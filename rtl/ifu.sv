==> flow/design.v <==
`timescale 1ns/100ps
module ifu (
  input   clk,
  input   rst_n,
  output  [31:0] pc_o
);
  wire [31:0] next_pc;
  reg32bit reg32bit_pc_inst(.clk  (clk),
                            .rst_n(rst_n),
                            .reset_value_i(32'h00000000),  
                            .wr_en_i(1'b1),  
                            .reg_i(next_pc),
                            .reg_o(pc_o));
  assign next_pc = pc_o + 32'd4;  
endmodule
`timescale 1ns/100ps
module reg32bit (
  input        clk,
  input        rst_n,
  input [31:0] reset_value_i,
  input        wr_en_i,
  input  wire [31:0] reg_i,
  output reg  [31:0] reg_o
);
  always @(posedge clk or negedge rst_n) begin
    if (!rst_n)
      reg_o <= reset_value_i;
    else if (wr_en_i)
      reg_o <= reg_i;
    else
      reg_o <= reg_o;
  end
endmodule
Step by step through the tools: ifu --
What the tools print for ifu, step after step. Lines are those of the file above, counted from 1. Operators carry their Yosys type and port widths (W data, S select, Z words). Cell names lack the library's common part. The mark -- stands for no value.
Design: design top ifu, clock input clk, cell library sky130hd, library corner tt_025C_1v80

Elaborated design --
Counts by Yosys on the flattened word-level netlist (proc, flatten, opt, wreduce; memories kept). Register bits leave out memories and registers merged into their read ports (data or address); mux counts leave out enables and synchronous resets folded into registers. Print and check cells are left out. Cells with the same type and inputs are merged into one.
Operators by class: add/sub/neg operators 1
Operators by type and width (number):
- $add A32 B3 Y32 const B | 1
Storage and ports: register bits after elaboration 32, output and inout port bits 32, elaborated cells 2

Logic depth --
Yosys ltp: most cells in a row. Word level: on the elaborated netlist, between registers, memories and ports. Mapped: between sequential cells and ports; inverters and the memories' decode and read muxes count.
Depth: depth after elaboration 1, ABC_AREA 0, mapped depth 5

Synthesis result --
Yosys stat after the flow's synthesis: flattened, memories mapped to cells. It holds for the ABC_AREA given above (unset counts as 0); a run with the other value may have another netlist. The area totals of this step are shown rounded.
Synthesis totals: mapped cells 113, cell area after synthesis 1360 µm², flip-flops 30
Cells by type (number):
- dfrtp_1 | 30
- xnor2_1 | 19
- xor2_1 | 9
- nor4_4 | 3
- nand3_1 | 10
- nand2_1 | 10
- nand4_1 | 6
- and3_1 | 4
- nor2_1 | 6
- nand4_4 | 1
- nand3_4 | 1
- buf_4 | 2
- nor3_1 | 3
- ha_1 | 1
- nand4_2 | 1
- inv_1 | 3
- nand3_2 | 1
- nor4_1 | 1
Other cell types: 2; their cells: 2.

Timing after synthesis --
OpenSTA on the mapped netlist: ideal clock, no wires. The path of least setup slack (recovery checks aside). Input and output delay are each 20% of the period. Register names are those of the netlist, which keeps one name where synthesis merged equal registers.
Timing path post-synthesis: kind register to register, from register reg32bit_pc_inst.reg_o[2], to register reg32bit_pc_inst.reg_o[30], period 1.97 ns, arrival time 1.464 ns, slack 0.381 ns, delay of the path 1.589 ns, stages on the path 6, path buffers 0, synthesis period reached 1.589 ns
"delay of the path" = arrival - input delay + setup time. "stages on the path": output pins that drive a net of the path, with the launching flip-flop's if there is one; two outputs of one cell count as two. "synthesis period reached" is the clock period less the worst setup slack; recovery checks do not enter. This is arithmetic on one report: input and output delays are still those of the set period (20% each). Between the ends stands the longest chain of elaborated cells between them, by number of cells; it is not shown to be the way that was timed. Of several equally long chains one is given. A line is the first line of the expression or statement that the cell stems from. Yosys adds cells for indexed reads and writes and turns some case tables into memories. At most two assigning lines are given for a register; there are more.
On the way, post-synthesis: cells stage by stage dfrtp_1 ha_1 nand3_1 nor4_4 nand4_1 xnor2_1, cells in the longest elaborated chain 1, elaborated cells between the ends (all ways) 1, those cells by class 1 x add/sub
Ends and longest elaborated chain, post-synthesis:
- start, declared | RTL line 23 | output reg  [31:0] reg_o
- start, assigned | RTL line 27 | reg_o <= reset_value_i;
- start, assigned | RTL line 29 | reg_o <= reg_i;
- $add A32 B3 Y32 | RTL line 14 | assign next_pc = pc_o + 32'd4;
- end, assigned | RTL line 27
- end, assigned | RTL line 29
- end, declared | RTL line 23

Worst path after layout --
Path of least setup slack in the final report of flow run 2 (OpenROAD, finished layout, wires in). Where an end is a register, its clock arrival counts in the times.
Timing path after layout: kind register to output, from register reg32bit_pc_inst.reg_o[13], to output pc_o[13], period 2.0 ns, output delay 0.40 ns, arrival time 1.39 ns, slack 0.21 ns, stages on the path 2, path buffers 1
At most two assigning lines are given for a register; there are more.
On the way, after layout: cells stage by stage dfrtp_1 clkdlybuf4s50_1, cells in the longest elaborated chain 0, elaborated cells between the ends (all ways) 0
Ends and longest elaborated chain, after layout:
- start, declared | RTL line 23 | output reg  [31:0] reg_o
- start, assigned | RTL line 27 | reg_o <= reset_value_i;
- start, assigned | RTL line 29 | reg_o <= reg_i;
- end, declared | RTL line 5 | output  [31:0] pc_o

# Flow runs of ifu

Below are 2 stored runs of the flow (Yosys, OpenROAD; platform sky130hd) on ifu, each with its settings and what was measured, unordered. Constraints: input delay and output delay 20% of the set period each, output load 0.01 pF.
"achieved period" = clock period - worst setup slack. The figure is calculated, with input and output delays left at 20% of the set period.
"time on the worst setup path" is the time allowed to the run's worst setup path (the clock period less input and output delay, where it has them) less its slack. Clock arrival times count: a late capture clock shortens it, a late launch clock lengthens it.
The results are shown rounded.

[flow run 1] flow files
==> flow/run.sh <==
#!/bin/bash
# the make line also repeats the synthesis and layout settings of config.mk as NAME=value (left out here)
make -C /OpenROAD-flow-scripts/flow DESIGN_CONFIG=/design/flow/config.mk WORK_HOME=/design/flow/orfs CLKGATE_MAP_FILE= finish
==> flow/config.mk <==
export PLATFORM = sky130hd
export DESIGN_NAME = ifu
export DESIGN_NICKNAME = ifu
export VERILOG_FILES = /design/flow/design.v
export SDC_FILE = /design/flow/constraint.sdc
export NUM_CORES = 4
export LEC_CHECK = 0
export CAP_MARGIN = 0
export CELL_PAD_IN_SITES_DETAIL_PLACEMENT = 1
export CORE_MARGIN = 2
export CORE_UTILIZATION = 68
export CTS_CLUSTER_DIAMETER = 45
export CTS_CLUSTER_SIZE = 54
export GPL_TIMING_DRIVEN = 0
export MIN_ROUTING_LAYER = met1
export PLACE_DENSITY = 0.43
export SETUP_SLACK_MARGIN = 0.38
export SLEW_MARGIN = 20
export TNS_END_PERCENT = 65
==> flow/constraint.sdc <==
create_clock -name core_clock -period 2.97 [get_ports {clk}]
set_input_delay 0.5940 -clock core_clock [delete_from_list [all_inputs] [get_ports {clk}]]
set_output_delay 0.5940 -clock core_clock [all_outputs]
set_load 0.01 [all_outputs]

[flow run 1] result: no final report: placement broke off with DPL-0033

[flow run 2] flow files
==> flow/run.sh <==
#!/bin/bash
# the make line also repeats the synthesis and layout settings of config.mk as NAME=value (left out here)
make -C /OpenROAD-flow-scripts/flow DESIGN_CONFIG=/design/flow/config.mk WORK_HOME=/design/flow/orfs CLKGATE_MAP_FILE= finish
==> flow/config.mk <==
export PLATFORM = sky130hd
export DESIGN_NAME = ifu
export DESIGN_NICKNAME = ifu
export VERILOG_FILES = /design/flow/design.v
export SDC_FILE = /design/flow/constraint.sdc
export NUM_CORES = 4
export LEC_CHECK = 0
export CAP_MARGIN = 20
export CORE_MARGIN = 2
export CORE_UTILIZATION = 40
export SLEW_MARGIN = 20
==> flow/constraint.sdc <==
create_clock -name core_clock -period 2.0 [get_ports {clk}]
set_input_delay 0.4000 -clock core_clock [delete_from_list [all_inputs] [get_ports {clk}]]
set_output_delay 0.4000 -clock core_clock [all_outputs]
set_load 0.01 [all_outputs]

[flow run 2] result: achieved period 1.789 ns; die area 3,890 µm²; total negative setup slack 0.000 ns; time on the worst setup path 1.39 ns; worst setup path kind register to output; post-synthesis cell area 1,360 µm²; standard-cell area after layout 1,790 µm²; worst setup slack after layout 0.211 ns
