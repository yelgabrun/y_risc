==> flow/design.v <==
`timescale 1ns/100ps
module decode 
  (
    input              clk_i,
    input              rst_n_i,
    input              wr_en_i,
    input       [31:0] instruction_i,
    input       [31:0] alu_result_i,
    input       [31:0] load_data_i,
    output      [ 2:0] funct3_o,
    output             op_type_o,
    output      [11:0] imm_o,
    output reg  [ 4:0] shamt_o,
    output reg         load_en_o,
    output      [31:0] rs1_data_o,
    output reg  [31:0] operand2_o
  );
  wire [ 6:0] opcode_s;
  wire [31:0] rs2_data_s;
  reg [31:0] rf_wdata_q;
  always @*
  begin
      rf_wdata_q = 32'd0;
      rf_wdata_q = load_en_o ? load_data_i : alu_result_i;
  end
  regfile regfile_inst(.clk    (clk_i),
                       .rst_n  (rst_n_i),
                       .wr_en  (wr_en_i),
                       .rs1_i  (instruction_i[19:15]),
                       .rs2_i  (instruction_i[24:20]),
                       .rd_i   (instruction_i[11: 7]),
                       .wdata_i(rf_wdata_q),
                       .rs1_o  (rs1_data_o),
                       .rs2_o  (rs2_data_s)
                       );
  assign op_type_o = instruction_i[31];
  assign imm_o     = instruction_i[31:20];
  assign opcode_s  = instruction_i[ 6: 0];
  assign funct3_o  = instruction_i[14:12];
  always @(*)
  begin
    operand2_o   = 32'd0;
    shamt_o      = 5'd0;
    load_en_o    = 1'b0;
    case(opcode_s)
      7'b0110011:
      begin
        operand2_o   = rs2_data_s;
        shamt_o      = rs2_data_s[4:0];
      end
      7'b0010011: 
      begin
        operand2_o   = {{20{imm_o[11]}}, imm_o};
        shamt_o      = instruction_i[24:20];
      end
      7'b0000011: 
      begin
        load_en_o   = 1'b1;
      end
      default: begin end
    endcase
  end
endmodule
`timescale 1ns/100ps
module regfile #(parameter NUM_REGS=32)
(
  input          clk,      
  input          rst_n,    
  input          wr_en,    
  input   [ 4:0] rs1_i,    
  input   [ 4:0] rs2_i,    
  input   [ 4:0] rd_i,    
  input   [31:0] wdata_i,  
  output  wire [31:0] rs1_o,    
  output  wire [31:0] rs2_o     
);
  reg [31:0] x [0:NUM_REGS-1];
  always @(posedge clk or negedge rst_n) begin
    if (!rst_n)
    begin
      x[ 0] <= 32'd0;
      x[ 1] <= 32'd0;
      x[ 2] <= 32'd0;
      x[ 3] <= 32'd0;
      x[ 4] <= 32'd0;
      x[ 5] <= 32'd0;
      x[ 6] <= 32'd0;
      x[ 7] <= 32'd0;
      x[ 8] <= 32'd0;
      x[ 9] <= 32'd0;
      x[10] <= 32'd0;
      x[11] <= 32'd0;
      x[12] <= 32'd0;
      x[13] <= 32'd0;
      x[14] <= 32'd0;
      x[15] <= 32'd0;
      x[16] <= 32'd0;
      x[17] <= 32'd0;
      x[18] <= 32'd0;
      x[19] <= 32'd0;
      x[20] <= 32'd0;
      x[21] <= 32'd0;
      x[22] <= 32'd0;
      x[23] <= 32'd0;
      x[24] <= 32'd0;
      x[25] <= 32'd0;
      x[26] <= 32'd0;
      x[27] <= 32'd0;
      x[28] <= 32'd0;
      x[29] <= 32'd0;
      x[30] <= 32'd0;
      x[31] <= 32'd0;
    end
    else if (wr_en && (rd_i != 5'd0)) begin
      x[rd_i] <= wdata_i;
    end
  end
  assign rs1_o = x[rs1_i];
  assign rs2_o = x[rs2_i];
endmodule
# From RTL to reports: decode
# What the tools print for decode, step after step.
# Lines are those of the file above, counted from 1.
# Library cell names are shortened.
# The mark n/a stands for no value.
[inputs] top="decode" clock_port="clk_i" library="sky130hd" corner="tt_025C_1v80"

# After elaboration
# Source: Yosys, flattened and elaborated. Widths are those after wreduce. Registers that Yosys merges into a memory's read port (data or address) are not register bits. Print and check cells do not count. Equal cells are merged and count once.
[classes] n_mux=6 n_reduce_logical=37 eq_ne=96
[op_table] cell="32-bit parallel mux with 32-bit select" n=2
[op_table] cell="5-bit == test (second input constant)" n=48
[op_table] cell="5-bit by 4-bit == test with 1-bit output (second input constant)" n=24
[op_table] cell="2-bit AND reduction" n=32
[op_table] cell="32-bit parallel mux with 2-bit select" n=1
[op_table] cell="5-bit by 3-bit == test with 1-bit output (second input constant)" n=12
[op_table] cell="32-bit 2-to-1 mux" n=1
[op_table] cell="5-bit by 2-bit == test with 1-bit output (second input constant)" n=6
[op_table] cell="5-bit by 1-bit == test with 1-bit output (second input constant)" n=3
[op_table] cell="5-bit zero test" n=3
[op_table] cell="5-bit parallel mux with 2-bit select" n=1
[op_table] cell="7-bit by 2-bit == test with 1-bit output (second input constant)" n=1
[op_table] cell="7-bit by 5-bit == test with 1-bit output (second input constant)" n=1
[op_table] cell="7-bit by 6-bit == test with 1-bit output (second input constant)" n=1
[op_table] cell="5-bit nonzero test" n=1
[op_table] cell="1-bit logical AND" n=1
[op_table] cell="1-bit 2-to-1 mux" n=1
[word_totals] elab_cells=171 register_bits=1024

# Depth
# Depth = most cells in a row (Yosys ltp): at word level without a register or memory, in the mapped netlist without a sequential cell, where the memories' decode and read muxes count.
[depth] word_depth=3 ABC_AREA=0 mapped_depth=11 ltp_nobuf=6

# Netlist
# Source: synth_stat.txt of the flow (Yosys; design flattened, memories mapped). It holds for the ABC_AREA given above (unset counts as 0); a run with the other value may have another netlist.
# The area totals of this step are shown rounded.
[by_type] cell="dfrtp_1" n=1024 area_total_um2=2.56E+04
[by_type] cell="a22oi_1" n=725 area_total_um2=5442.72
[by_type] cell="a21oi_1" n=663 area_total_um2=3.32E+03
[by_type] cell="nor2_1" n=760 area_total_um2=2.85E+03
[by_type] cell="nand2_1" n=593 area_total_um2=2.23E+03
[by_type] cell="o21ai_0" n=381 area_total_um2=1.91E+03
[by_type] cell="clkbuf_1" n=396 area_total_um2=1.49E+03
[by_type] cell="mux2i_1" n=135 area_total_um2=1.35E+03
[by_type] cell="buf_2" n=139 area_total_um2=695.667
[by_type] cell="nand4_1" n=93 area_total_um2=581.808
[by_type] cell="and3_1" n=57 area_total_um2=356.592
[by_type] cell="a22o_1" n=40 area_total_um2=350.336
[by_type] cell="o21ai_1" n=63 area_total_um2=315.302
[by_type] cell="nor3_1" n=57 area_total_um2=285.274
[by_type] cell="nand3_1" n=53 area_total_um2=265.254
[by_type] cell="a2111oi_0" n=30 area_total_um2=262.752
[by_type] cell="a221oi_1" n=27 area_total_um2=236.477
[by_type] cell="o22ai_1" n=36 area_total_um2=225.216
# Other cell types: 45; their cells: 269.
[mapped] flip_flops=1024 seq_area_um2=26000 synth_area_um2=50000 cell_count=5541
# By module: a second synthesis without flattening, with its own total; a netlist apart from the flattened one above.
[unflattened] cells_unflattened=4509 area_unflattened_um2=53000
# Each row is one instance without its submodules.
[by_module] module="regfile" instances=1 seq_area_um2=26000 area_um2=52000 cells=4373
[by_module] module="decode" instances=1 seq_area_um2=0.0 area_um2=1100 cells=136

# Timing after synthesis
# OpenSTA on the mapped netlist: ideal clock, no wires. The path of least setup slack (recovery checks aside). Input and output delay are each 20% of the period. Register names are those of the netlist, which keeps one name where synthesis merged equal registers.
[synth_timing] path_type="input port to output port" startpoint="in instruction_i[20]" endpoint="out shamt_o[2]" path_delay_ns=1.917 output_delay_ns=0.668 path_buffers=3 clock_period_ns=3.34 required_ns=2.672 path_slack_ns=0.087 driving_pins=9 t_first_pin_ns=0.668 arrival_ns=2.585 synth_period_reached_ns=3.253
# "path_delay_ns" is the arrival time less input delay plus setup time.
# At an output port there is no setup time.
# "driving_pins" counts driving pins, that of a launching flip-flop among them; a cell with two outputs on the path counts twice.
# "synth_period_reached_ns" is the clock period less the worst setup slack; recovery checks do not enter. This is arithmetic on one report: input and output delays are still those of the set period (20% each).
# Between the ends stands the longest chain of elaborated cells between them, by number of cells; it is not shown to be the way that was timed. Of several equally long chains one is given.
# Each line given opens the expression or statement behind the cell; cells for indexed reads and writes are added by Yosys, which also makes memories of some case tables.
[synth_via] path_cell_list="or3b_2 > clkbuf_1 > nor2_2 > clkbuf_1 > a22oi_1 > nand4_1 > nor4_1 > o21ai_0 > buf_4" elab_chain_len=3
[synth_lines] item="from (decl)" line_no=7 source="input       [31:0] instruction_i,"
[synth_lines] item="5-bit == test" line_no=119 source="assign rs2_o = x[rs2_i];"
[synth_lines] item="32-bit parallel mux with 32-bit select" line_no=119
[synth_lines] item="5-bit parallel mux with 2-bit select" line_no=45 source="case(opcode_s)"
[synth_lines] item="to (decl)" line_no=13 source="output reg  [ 4:0] shamt_o,"

# Worst path after layout
# From the final timing report of stored run 1: the path of least setup slack in the routed layout; clock arrival at registers is part of the times.
[layout_timing] path_type="input port to output port" startpoint="in instruction_i[16]" endpoint="out rs1_data_o[1]" output_delay_ns=0.66 driving_pins=11 arrival_ns=2.88 required_ns=2.63 clock_period_ns=3.29 path_slack_ns=-0.25 path_buffers=5 t_first_pin_ns=0.66
# Between the ends stands the longest chain of elaborated cells between them, by number of cells; it is not shown to be the way that was timed. Of several equally long chains one is given.
[layout_via] path_cell_list="buf_12 > buf_12 > nand3b_1 > buf_4 > nor2_4 > buf_12 > a22oi_2 > nand4_1 > or4_4 > o32a_1 > buf_2" elab_chain_len=2
[layout_lines] item="from (decl)" line_no=7 source="input       [31:0] instruction_i,"
[layout_lines] item="5-bit == test" line_no=118 source="assign rs1_o = x[rs1_i];"
[layout_lines] item="32-bit parallel mux with 32-bit select" line_no=118
[layout_lines] item="to (decl)" line_no=15 source="output      [31:0] rs1_data_o,"

--- measured runs ---
decode through Yosys and OpenROAD on sky130hd: 2 stored runs, unordered, with their settings and measured results. The constraints put input and output delay at 20% of the set period each and load the outputs with 0.01 pF.
"clock_period_reached_ns" means the clock period less the worst setup slack. The figure is calculated, with input and output delays left at 20% of the set period.
"worst_path_ns": the worst setup path's part of the clock period (all of it between registers, 20% less for each end at a port) less its slack. A launch clock that arrives late makes it longer, a capture clock that arrives late makes it shorter.
By "power_total_mw" is meant OpenSTA's value without simulated activity: inputs other than the clock are taken to toggle once in ten clock periods, and the tool carries that through the logic.
Values from the reports are rounded here.

[flow] stored run 1: files
==> flow/run.sh <==
#!/bin/bash
# the make line also repeats the synthesis and layout settings of config.mk as NAME=value (left out here)
make -C /OpenROAD-flow-scripts/flow DESIGN_CONFIG=/design/flow/config.mk WORK_HOME=/design/flow/orfs CLKGATE_MAP_FILE= finish
==> flow/config.mk <==
export PLATFORM = sky130hd
export DESIGN_NAME = decode
export DESIGN_NICKNAME = decode
export VERILOG_FILES = /design/flow/design.v
export SDC_FILE = /design/flow/constraint.sdc
export NUM_CORES = 4
export LEC_CHECK = 0
export CAP_MARGIN = 20
export CORE_MARGIN = 2
export CORE_UTILIZATION = 45
export SLEW_MARGIN = 20
==> flow/constraint.sdc <==
create_clock -name core_clock -period 3.29 [get_ports {clk_i}]
set_input_delay 0.6580 -clock core_clock [delete_from_list [all_inputs] [get_ports {clk_i}]]
set_output_delay 0.6580 -clock core_clock [all_outputs]
set_load 0.01 [all_outputs]

[flow] stored run 1: metrics
[metrics] dieArea_um2 = 110000
[metrics] synth_chip_area_um2 = 50000
[metrics] finish.utilization_frac = 0.65
[metrics] fin_ws_ns = -0.25
[metrics] clock_period_reached_ns = 3.537
[metrics] final_stdcell_area_um2 = 71000
[metrics] holdWs_ns = 0.39
[metrics] worst_path_ns = 2.22
[metrics] worst_setup_path_type = input port to output port
[metrics] power_total_mw = 39
[metrics] setupTns_ns = -7.6

[flow] stored run 2: files
==> flow/run.sh <==
#!/bin/bash
# the make line also repeats the synthesis and layout settings of config.mk as NAME=value (left out here)
make -C /OpenROAD-flow-scripts/flow DESIGN_CONFIG=/design/flow/config.mk WORK_HOME=/design/flow/orfs CLKGATE_MAP_FILE= finish
==> flow/config.mk <==
export PLATFORM = sky130hd
export DESIGN_NAME = decode
export DESIGN_NICKNAME = decode
export VERILOG_FILES = /design/flow/design.v
export SDC_FILE = /design/flow/constraint.sdc
export NUM_CORES = 4
export LEC_CHECK = 0
export CAP_MARGIN = 20
export CELL_PAD_IN_SITES_GLOBAL_PLACEMENT = 2
export CORE_MARGIN = 2
export CORE_UTILIZATION = 59
export CTS_CLUSTER_DIAMETER = 132
export CTS_CLUSTER_SIZE = 87
export MAX_ROUTING_LAYER = met5
export PLACE_DENSITY_LB_ADDON = 0.16
export SETUP_SLACK_MARGIN = 0.23
export SLEW_MARGIN = 0
export TNS_END_PERCENT = 50
==> flow/constraint.sdc <==
create_clock -name core_clock -period 2.13 [get_ports {clk_i}]
set_input_delay 0.4260 -clock core_clock [delete_from_list [all_inputs] [get_ports {clk_i}]]
set_output_delay 0.4260 -clock core_clock [all_outputs]
set_load 0.01 [all_outputs]

[flow] stored run 2: no final report: placement broke off with FLW-0024
--- end ---
